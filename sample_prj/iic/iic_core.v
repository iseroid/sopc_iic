==> flow/design.v <==
module iic_core(
    input          clk,
    input          rst,
    input  [  3:0] address,
    input          chipselect,
    input          write,
    input  [ 31:0] writedata,
    input          read,
    output [ 31:0] readdata,
    output scl_out,
    input  scl_in,
    output sda_out,
    input  sda_in
);
    reg          scl_in_r;
    reg          sda_in_r;
    reg          a_wr_r;
    reg  [  9:0] a_wr_data_r;
    reg  [ 31:0] a_rd_data_r;
    reg  [  7:0] scl_period_r;
    reg  [  9:0] scl_cnt_r;
    reg          scl_edge_r;
    reg  [  2:0] state_r;
    reg          running_r;
    reg  [  3:0] step_cnt_r;
    reg  [  2:0] bit_cnt_r;
    reg  [  7:0] iic_rdwr_data;
    reg          scl_r;
    reg          sda_r;
    reg          ack_r;
    wire         iic_write_w;
    wire         iic_start_w;
    wire         iic_stop_w;
    wire         iic_read_w;
    wire [  7:0] iic_wr_data_w;
    wire [  3:0] step_cnt_inc_w;
    parameter [  2:0]
        S_IDLE   = 3'b000,
        S_START  = 3'b001,
        S_WRITE  = 3'b010,
        S_READ   = 3'b011,
        S_STOP   = 3'b100;
    always @( posedge clk ) begin
        scl_in_r <= scl_in;
        sda_in_r <= sda_in;
    end
    always @( posedge clk or posedge rst ) begin
        if( rst ) begin
            a_rd_data_r <= 32'd0;
        end else if( chipselect && read ) begin
            if( address[0] == 1'b0 ) begin
                a_rd_data_r[31:11] <= 21'b000000000000000000000;
                a_rd_data_r[   10] <= ack_r;
                a_rd_data_r[    9] <= running_r;
                a_rd_data_r[    8] <= (state_r != S_IDLE);
                a_rd_data_r[ 7: 0] <= iic_rdwr_data;
            end else begin
                a_rd_data_r <= { 24'b000000000000000000000000, scl_period_r };
            end
        end
    end
    always @( posedge clk or posedge rst ) begin
        if( rst ) begin
            a_wr_r <= 1'b0;
            a_wr_data_r <= 10'b0000000000;
        end else if( a_wr_r ) begin
            a_wr_r <= 1'b0;
        end else begin
            a_wr_r <= (chipselect & write);
            a_wr_data_r <= writedata[9:0];
        end
    end
    always @( posedge clk or posedge rst ) begin
        if( rst ) begin
            scl_period_r <= 8'b11111111;
        end else if( a_wr_r && address[0] == 1'b1 ) begin
            scl_period_r <= a_wr_data_r[7:0];
        end
    end
    assign iic_write_w = (a_wr_r && address[0] == 1'b0 && a_wr_data_r[9:8] == 2'b00);
    assign iic_start_w = (a_wr_r && address[0] == 1'b0 && a_wr_data_r[9:8] == 2'b01);
    assign iic_stop_w  = (a_wr_r && address[0] == 1'b0 && a_wr_data_r[9:8] == 2'b10);
    assign iic_read_w  = (a_wr_r && address[0] == 1'b0 && a_wr_data_r[9:8] == 2'b11);
    assign iic_wr_data_w = a_wr_data_r[7:0];
    always @( posedge clk or posedge rst ) begin
        if( rst ) begin
            scl_cnt_r <= 10'b0000000000;
            scl_edge_r <= 1'b0;
        end else if( state_r == S_IDLE ) begin
            scl_cnt_r[9:2] <= scl_period_r;
            scl_edge_r <= 1'b0;
        end else if( scl_cnt_r[9:2] == scl_period_r ) begin
            scl_cnt_r <= 10'b0000000000;
            scl_edge_r <= 1'b1;
        end else begin
            scl_cnt_r <= scl_cnt_r + 10'b0000000001;
            scl_edge_r <= 1'b0;
        end
    end
    always @( posedge clk or posedge rst ) begin
        if( rst ) begin
            state_r <= S_IDLE;
            running_r = 1'b0;
        end
        else if( state_r == S_START ) begin
            if( scl_edge_r && step_cnt_r == 4'b0100 ) begin
                state_r <= S_IDLE;
            end
        end
        else if( state_r == S_WRITE ) begin
            if( scl_edge_r && step_cnt_r == 4'b0111 ) begin
                state_r <= S_IDLE;
            end
        end
        else if( state_r == S_READ ) begin
            if( scl_edge_r && step_cnt_r == 4'b0110 ) begin
                state_r <= S_IDLE;
            end
        end
        else if( state_r == S_STOP ) begin
            if( scl_edge_r && step_cnt_r == 4'b0100 ) begin
                state_r <= S_IDLE;
                running_r <= 1'b0;
            end
        end
        else begin  
            if( iic_start_w ) begin
                state_r <= S_START;
                running_r <= 1'b1;
            end else if( iic_write_w ) begin
                state_r <= S_WRITE;
            end else if( iic_read_w ) begin
                state_r <= S_READ;
            end else if( iic_stop_w ) begin
                state_r <= S_STOP;
            end
        end
    end
    assign step_cnt_inc_w = step_cnt_r + 4'b0001;
    always @( posedge clk or posedge rst ) begin
        if( rst ) begin
            step_cnt_r <= 4'b0000;
            bit_cnt_r  <= 3'b000;
            iic_rdwr_data <= 8'b00000000;
            scl_r <= 1'b1;
            sda_r <= 1'b1;
        end
        else if( state_r == S_IDLE ) begin
            step_cnt_r <= 4'b0000;
            bit_cnt_r  <= 3'b000;
        end
        else if( scl_edge_r ) begin
            if( state_r == S_START ) begin
                if( step_cnt_r == 4'b0000 ) begin
                    sda_r <= 1'b1;
                    step_cnt_r <= step_cnt_inc_w;
                end else if( step_cnt_r == 4'b0001 ) begin
                    if( sda_in_r ) begin
                        scl_r <= 1'b1;
                        step_cnt_r <= step_cnt_inc_w;
                    end
                end else if( step_cnt_r == 4'b0010 ) begin
                    if( scl_in_r ) begin
                        sda_r <= 1'b0;
                        step_cnt_r <= step_cnt_inc_w;
                    end
                end else if( step_cnt_r == 4'b0011 ) begin
                    scl_r <= 1'b0;
                    step_cnt_r <= step_cnt_inc_w;
                end
            end
            else if( state_r == S_WRITE ) begin
                if( step_cnt_r == 4'b0000 ) begin
                    scl_r <= 1'b0;
                    step_cnt_r <= step_cnt_inc_w;
                    iic_rdwr_data <= a_wr_data_r[7:0];
                end else if( step_cnt_r == 4'b0001 ) begin
                    sda_r <= iic_rdwr_data[7];
                    step_cnt_r <= step_cnt_inc_w;
                    iic_rdwr_data <= { iic_rdwr_data[6:0], 1'b0 };
                end else if( step_cnt_r == 4'b0010 ) begin
                    scl_r <= 1'b1;
                    step_cnt_r <= step_cnt_inc_w;
                end else if( step_cnt_r == 4'b0011 ) begin
                    if( scl_in_r ) begin
                        scl_r <= 1'b0;
                        if( bit_cnt_r == 3'b111 ) begin
                            step_cnt_r <= step_cnt_inc_w;
                        end else begin
                            step_cnt_r <= 4'b0001;
                        end
                        bit_cnt_r <= bit_cnt_r + 3'b001;
                    end
                end else if( step_cnt_r == 4'b0100 ) begin
                    sda_r <= 1'b1;
                    step_cnt_r <= step_cnt_inc_w;
                end else if( step_cnt_r == 4'b0101 ) begin
                    scl_r <= 1'b1;
                    step_cnt_r <= step_cnt_inc_w;
                end else if( step_cnt_r == 4'b0110 ) begin
                    if( scl_in_r ) begin
                        step_cnt_r <= step_cnt_inc_w;
                        scl_r <= 1'b0;
                    end
                end
            end
            else if( state_r == S_READ ) begin
                if( step_cnt_r == 4'b0000 ) begin
                    scl_r <= 1'b0;
                    sda_r <= 1'b1;
                    step_cnt_r <= step_cnt_inc_w;
                end else if( step_cnt_r == 4'b0001 ) begin
                    scl_r <= 1'b1;
                    step_cnt_r <= step_cnt_inc_w;
                end else if( step_cnt_r == 4'b0010 ) begin
                    if( scl_in_r ) begin
                        scl_r <= 1'b0;
                        step_cnt_r <= step_cnt_inc_w;
                        iic_rdwr_data <= { iic_rdwr_data[6:0], sda_in_r };
                        if( bit_cnt_r == 3'b111 ) begin
                            step_cnt_r <= step_cnt_inc_w;
                        end else begin
                            step_cnt_r <= 4'b0001;
                        end
                        bit_cnt_r <= bit_cnt_r + 3'b001;
                    end
                end else if( step_cnt_r == 4'b0011 ) begin
                    sda_r <= ack_r;
                    step_cnt_r <= step_cnt_inc_w;
                end else if( step_cnt_r == 4'b0100 ) begin
                    scl_r <= 1'b1;
                    step_cnt_r <= step_cnt_inc_w;
                end else if( step_cnt_r == 4'b0101 ) begin
                    if( scl_in_r ) begin
                        scl_r <= 1'b0;
                        sda_r <= 1'b1;
                        step_cnt_r <= step_cnt_inc_w;
                    end
                end
            end
            else if( state_r == S_STOP ) begin
                if( step_cnt_r == 4'b0000 ) begin
                    scl_r <= 1'b0;
                    step_cnt_r <= step_cnt_inc_w;
                end else if( step_cnt_r == 4'b0001 ) begin
                    sda_r <= 1'b0;
                    step_cnt_r <= step_cnt_inc_w;
                end else if( step_cnt_r == 4'b0010 ) begin
                    scl_r <= 1'b1;
                    step_cnt_r <= step_cnt_inc_w;
                end else if( step_cnt_r == 4'b0011 ) begin
                    if( scl_in_r ) begin
                        sda_r <= 1'b1;
                        step_cnt_r <= step_cnt_inc_w;
                    end
                end
            end
        end
    end
    always @( posedge clk or posedge rst ) begin
        if( rst ) begin
            ack_r <= 1'b0;
        end else if( state_r == S_WRITE && scl_edge_r && step_cnt_r == 4'b0110 ) begin
            ack_r <= sda_in_r;
        end else if( state_r == S_IDLE && iic_read_w ) begin
            ack_r <= a_wr_data_r[0];
        end
    end
    assign readdata = a_rd_data_r;
    assign scl_out = scl_r;
    assign sda_out = sda_r;
endmodule
Reports on iic_core
What the tools print for iic_core, step after step.
Lines are those of the file above, counted from 1.
Library cell names are shortened.
{"block": "inputs", "top_module": "iic_core", "clock_port": "clk", "cell_library": "sky130hd", "lib_corner": "tt_025C_1v80"}

Word level
Yosys after proc, flatten, opt, wreduce and memory -nomap, before mapping. Memory bits, and registers merged into a memory's read port (data or address), are not among the register bits. Print and check cells are not counted. Equal cells are merged and count once.
{"block": "classes", "n_addsub": 3, "reduce_logical": 42, "n_mux": 128, "equal": 50, "n_logic": 6}
{"block": "ops", "cell": "4-bit two-way mux", "count": 31}
{"block": "ops", "cell": "8-bit two-way mux", "count": 11}
{"block": "ops", "cell": "3-bit two-way mux", "count": 24}
{"block": "ops", "cell": "1-bit two-way mux", "count": 61}
{"block": "ops", "cell": "4-bit != test (second input constant)", "count": 6}
{"block": "ops", "cell": "8-bit nonzero test", "count": 3}
{"block": "ops", "cell": "3-bit != test (second input constant)", "count": 7}
{"block": "ops", "cell": "17-bit AND reduction", "count": 1}
{"block": "ops", "cell": "4-bit by 3-bit equality test with 1-bit output (second input constant)", "count": 4}
{"block": "ops", "cell": "3-bit nonzero test", "count": 5}
{"block": "ops", "cell": "5-bit nonzero test", "count": 3}
{"block": "ops", "cell": "14-bit AND reduction", "count": 1}
{"block": "ops", "cell": "7-bit nonzero test", "count": 2}
{"block": "ops", "cell": "1-bit logical AND", "count": 13}
{"block": "ops", "cell": "10-bit by 1-bit adder with 10-bit output (second input constant)", "count": 1}
{"block": "ops", "cell": "2-bit by 1-bit != test with 1-bit output (second input constant)", "count": 5}
{"block": "ops", "cell": "5-bit by 4-bit != test with 1-bit output (second input constant)", "count": 2}
{"block": "ops", "cell": "3-bit by 2-bit != test with 1-bit output (second input constant)", "count": 3}
{"block": "ops", "cell": "9-bit AND reduction", "count": 1}
{"block": "ops", "cell": "2-bit nonzero test", "count": 4}
{"block": "ops", "cell": "4-bit by 2-bit equality test with 1-bit output (second input constant)", "count": 2}
{"block": "ops", "cell": "4-bit by 3-bit != test with 1-bit output (second input constant)", "count": 2}
{"block": "ops", "cell": "8-bit equality test", "count": 1}
{"block": "ops", "cell": "8-bit AND reduction", "count": 1}
{"block": "ops", "cell": "7-bit by 6-bit != test with 1-bit output (second input constant)", "count": 1}
{"block": "ops", "cell": "7-bit AND reduction", "count": 1}
{"block": "ops", "cell": "3-bit by 1-bit != test with 1-bit output (second input constant)", "count": 2}
{"block": "ops", "cell": "3-bit by 2-bit equality test with 1-bit output (second input constant)", "count": 2}
Other operator kinds: 22; their cells: 29.
{"block": "bits", "out_inout_bits": 34, "word_cells": 249, "regBits": 65, "inputBits": 43}

Depth
Depth = most cells in a row (Yosys ltp): at word level without a register or memory, in the mapped netlist without a sequential cell, where the memories' decode and read muxes count.
{"block": "depth", "depth_word": 13, "abc_area": 1, "mapped_depth": 15, "depth_no_buf": 14}

After synthesis
Source: synth_stat.txt of the flow (Yosys; design flattened, memories mapped). It holds for the ABC_AREA given above (unset counts as 0); a run with the other value may have another netlist.
The area totals of this step are shown rounded.
{"block": "mapped", "seq_area_um2": 1630, "ffs": 65, "synth_area_um2": 4300, "buffers": 40, "mapped_cells": 605}
{"block": "by_type", "cell": "dfrtp_1", "count": 53, "type_area_um2": 1.33E+03}
{"block": "by_type", "cell": "nand2_1", "count": 187, "type_area_um2": 701.923}
{"block": "by_type", "cell": "o21ai_0", "count": 58, "type_area_um2": 290.278}
{"block": "by_type", "cell": "dfstp_2", "count": 10, "type_area_um2": 262.752}
{"block": "by_type", "cell": "nand3_1", "count": 39, "type_area_um2": 195.187}
{"block": "by_type", "cell": "inv_1", "count": 49, "type_area_um2": 183.926}
{"block": "by_type", "cell": "buf_4", "count": 24, "type_area_um2": 180.173}
{"block": "by_type", "cell": "nor2_1", "count": 46, "type_area_um2": 172.666}
{"block": "by_type", "cell": "a21oi_1", "count": 30, "type_area_um2": 150.144}
{"block": "by_type", "cell": "ha_1", "count": 7, "type_area_um2": 87.584}
{"block": "by_type", "cell": "nand4_1", "count": 14, "type_area_um2": 87.584}
{"block": "by_type", "cell": "nor2_4", "count": 7, "type_area_um2": 78.826}
{"block": "by_type", "cell": "xnor2_1", "count": 7, "type_area_um2": 61.309}
{"block": "by_type", "cell": "buf_6", "count": 4, "type_area_um2": 45.043}
{"block": "by_type", "cell": "nand2_2", "count": 7, "type_area_um2": 43.792}
{"block": "by_type", "cell": "dfxtp_1", "count": 2, "type_area_um2": 40.038}
{"block": "by_type", "cell": "xor2_1", "count": 4, "type_area_um2": 35.034}
{"block": "by_type", "cell": "o211ai_1", "count": 4, "type_area_um2": 30.029}
Not listed: further types 23, cells in them 53.

Timing after synthesis
Source: OpenSTA report_checks on the synthesized netlist (no wires, ideal clock, input and output delay 20% of the period each), path of least setup slack; recovery checks are left aside. Register names are those of the netlist, which keeps one name where synthesis merged equal registers.
{"block": "synth_path", "path_type": "flip-flop to flip-flop", "from": "register step_cnt_r[0]", "to": "register step_cnt_r[0]", "path_delay_ns": 2.115, "required_time_ns": 2.212, "clock_period_ns": 2.33, "path_stages": 12, "arrival_time_ns": 1.997, "setup_time_ns": 0.118, "setup_slack_ns": 0.215, "path_buffers": 1, "launch_ns": 0.000, "period_less_setup_slack_ns": 2.115}
"path_delay_ns" = arrival - input delay + setup time.
"path_stages" counts driving pins, that of a launching flip-flop among them; a cell with two outputs on the path counts twice.
"period_less_setup_slack_ns" = period - worst setup slack (recovery checks aside). The figure is calculated, with input and output delays left at 20% of the set period.
Between the ends stands the longest chain of elaborated cells between them, by number of cells; it is not shown to be the way that was timed. Of several equally long chains one is given.
A line is the first line of the expression or statement that the cell stems from. Yosys adds cells for indexed reads and writes and turns some case tables into memories.
At most two assigning lines are given for a register; there are more.
{"block": "synth_between", "cell_sequence": "dfrtp_1 clkbuf_1 inv_1 ha_1 o21ai_1 nand2_2 o21ai_0 nand2_1 nand3_1 nand3_1 nand3_1 nand2_1", "elab_chain_cells": 13, "cone_cells": 45, "cone_classes": "1 x add/sub; 8 x eq/ne; 31 x mux; 5 x reduce/logical"}
{"block": "synth_lines", "item": "start: declaration", "line": 25, "text": "reg  [  3:0] step_cnt_r;"}
{"block": "synth_lines", "item": "start: assignment", "line": 156, "text": "step_cnt_r <= step_cnt_inc_w;"}
{"block": "synth_lines", "item": "start: assignment", "line": 160, "text": "step_cnt_r <= step_cnt_inc_w;"}
{"block": "synth_lines", "item": "4-bit by 1-bit adder with 4-bit output", "line": 139, "text": "assign step_cnt_inc_w = step_cnt_r + 4'b0001;"}
{"block": "synth_lines", "item": "4-bit two-way mux", "line": 234, "text": "if( scl_in_r ) begin"}
{"block": "synth_lines", "item": "4-bit two-way mux", "line": 233, "text": "end else if( step_cnt_r == 4'b0101 ) begin"}
{"block": "synth_lines", "item": "4-bit two-way mux", "line": 230, "text": "end else if( step_cnt_r == 4'b0100 ) begin"}
{"block": "synth_lines", "item": "4-bit two-way mux", "line": 227, "text": "end else if( step_cnt_r == 4'b0011 ) begin"}
{"block": "synth_lines", "item": "4-bit two-way mux", "line": 215, "text": "end else if( step_cnt_r == 4'b0010 ) begin"}
{"block": "synth_lines", "item": "4-bit two-way mux", "line": 212, "text": "end else if( step_cnt_r == 4'b0001 ) begin"}
{"block": "synth_lines", "item": "4-bit two-way mux", "line": 208, "text": "if( step_cnt_r == 4'b0000 ) begin"}
{"block": "synth_lines", "item": "4-bit two-way mux", "line": 207, "text": "else if( state_r == S_READ ) begin"}
{"block": "synth_lines", "item": "4-bit two-way mux", "line": 172, "text": "else if( state_r == S_WRITE ) begin"}
{"block": "synth_lines", "item": "4-bit two-way mux", "line": 153, "text": "if( state_r == S_START ) begin"}
{"block": "synth_lines", "item": "4-bit two-way mux", "line": 152, "text": "else if( scl_edge_r ) begin"}
{"block": "synth_lines", "item": "4-bit two-way mux", "line": 148, "text": "else if( state_r == S_IDLE ) begin"}
{"block": "synth_lines", "item": "end: assignment", "line": 156}
{"block": "synth_lines", "item": "end: assignment", "line": 160}
{"block": "synth_lines", "item": "end: declaration", "line": 25}

Path in the finished layout
From the final timing report of flow run 1: the path of least setup slack in the routed layout; clock arrival at registers is part of the times.
{"block": "layout_path", "path_type": "flip-flop to flip-flop", "from": "register step_cnt_r[0]", "to": "register iic_rdwr_data[0]", "required_time_ns": 3.91, "path_stages": 10, "arrival_time_ns": 2.95, "setup_slack_ns": 0.96, "path_buffers": 0, "clock_period_ns": 3.63, "launch_ns": 0.34, "setup_time_ns": 0.06}
Between the ends stands the longest chain of elaborated cells between them, by number of cells; it is not shown to be the way that was timed. Of several equally long chains one is given.
At most two assigning lines are given for a register; there are more.
{"block": "layout_between", "cell_sequence": "dfrtp_1 inv_1 ha_1 nand2_2 nand2_2 nor2_4 a21oi_2 nor3_4 nor2_1 a21oi_2", "elab_chain_cells": 6, "cone_cells": 16, "cone_classes": "5 x eq/ne; 7 x mux; 4 x reduce/logical"}
{"block": "layout_lines", "item": "start: declaration", "line": 25, "text": "reg  [  3:0] step_cnt_r;"}
{"block": "layout_lines", "item": "start: assignment", "line": 156, "text": "step_cnt_r <= step_cnt_inc_w;"}
{"block": "layout_lines", "item": "start: assignment", "line": 160, "text": "step_cnt_r <= step_cnt_inc_w;"}
{"block": "layout_lines", "item": "4-bit by 2-bit equality test with 1-bit output", "line": 215, "text": "end else if( step_cnt_r == 4'b0010 ) begin"}
{"block": "layout_lines", "item": "8-bit two-way mux", "line": 215}
{"block": "layout_lines", "item": "8-bit two-way mux", "line": 212, "text": "end else if( step_cnt_r == 4'b0001 ) begin"}
{"block": "layout_lines", "item": "8-bit two-way mux", "line": 208, "text": "if( step_cnt_r == 4'b0000 ) begin"}
{"block": "layout_lines", "item": "8-bit two-way mux", "line": 207, "text": "else if( state_r == S_READ ) begin"}
{"block": "layout_lines", "item": "8-bit two-way mux", "line": 172, "text": "else if( state_r == S_WRITE ) begin"}
{"block": "layout_lines", "item": "end: assignment", "line": 176, "text": "iic_rdwr_data <= a_wr_data_r[7:0];"}
{"block": "layout_lines", "item": "end: assignment", "line": 180, "text": "iic_rdwr_data <= { iic_rdwr_data[6:0], 1'b0 };"}
{"block": "layout_lines", "item": "end: declaration", "line": 27, "text": "reg  [  7:0] iic_rdwr_data;"}

Subject: iic_core on sky130hd, stored results

Hello all,

iic_core through Yosys and OpenROAD on sky130hd: 2 stored runs, unordered, with their settings and measured results. The constraints put input and output delay at 20% of the set period each and load the outputs with 0.01 pF.
By "power_total_w" is meant OpenSTA's value without simulated activity: inputs other than the clock are taken to toggle once in ten clock periods, and the tool carries that through the logic.
Values from the reports are rounded here.

{"run": "flow run 1", "settings": { "period_ns": 3.63, "CORE_UTILIZATION": 46, "SETUP_SLACK_MARGIN": -0.01, "CELL_PAD_IN_SITES_DETAIL_PLACEMENT": 0, "TNS_END_PERCENT": 100, "ABC_AREA": 1, "GPL_TIMING_DRIVEN": 1, "CAP_MARGIN": 20, "SLEW_MARGIN": 40, "CORE_MARGIN": 2 }, "results": { "synth_chip_area_um2": 4300, "finish.stdcell_area_um2": 4790, "setup_tns_ns": 0.000, "die_footprint_um2": 10100, "power_total_w": 0.00293, "fin_ws_ns": 0.956 }}
{"run": "flow run 2", "settings": { "period_ns": 2.25, "CORE_UTILIZATION": 42, "PLACE_DENSITY_LB_ADDON": 0.11, "HOLD_SLACK_MARGIN": -0.02, "CORE_ASPECT_RATIO": 1.87, "CELL_PAD_IN_SITES_DETAIL_PLACEMENT": 1, "GPL_ROUTABILITY_DRIVEN": 0, "CTS_CLUSTER_DIAMETER": 87, "CAP_MARGIN": 5, "SLEW_MARGIN": 10, "MIN_ROUTING_LAYER": "met2", "MAX_ROUTING_LAYER": "met4", "CORE_MARGIN": 2 }, "results": { "synth_chip_area_um2": 4290, "finish.stdcell_area_um2": 5640, "setup_tns_ns": -0.028, "die_footprint_um2": 11100, "power_total_w": 0.00712, "fin_ws_ns": -0.028 }}

Thanks
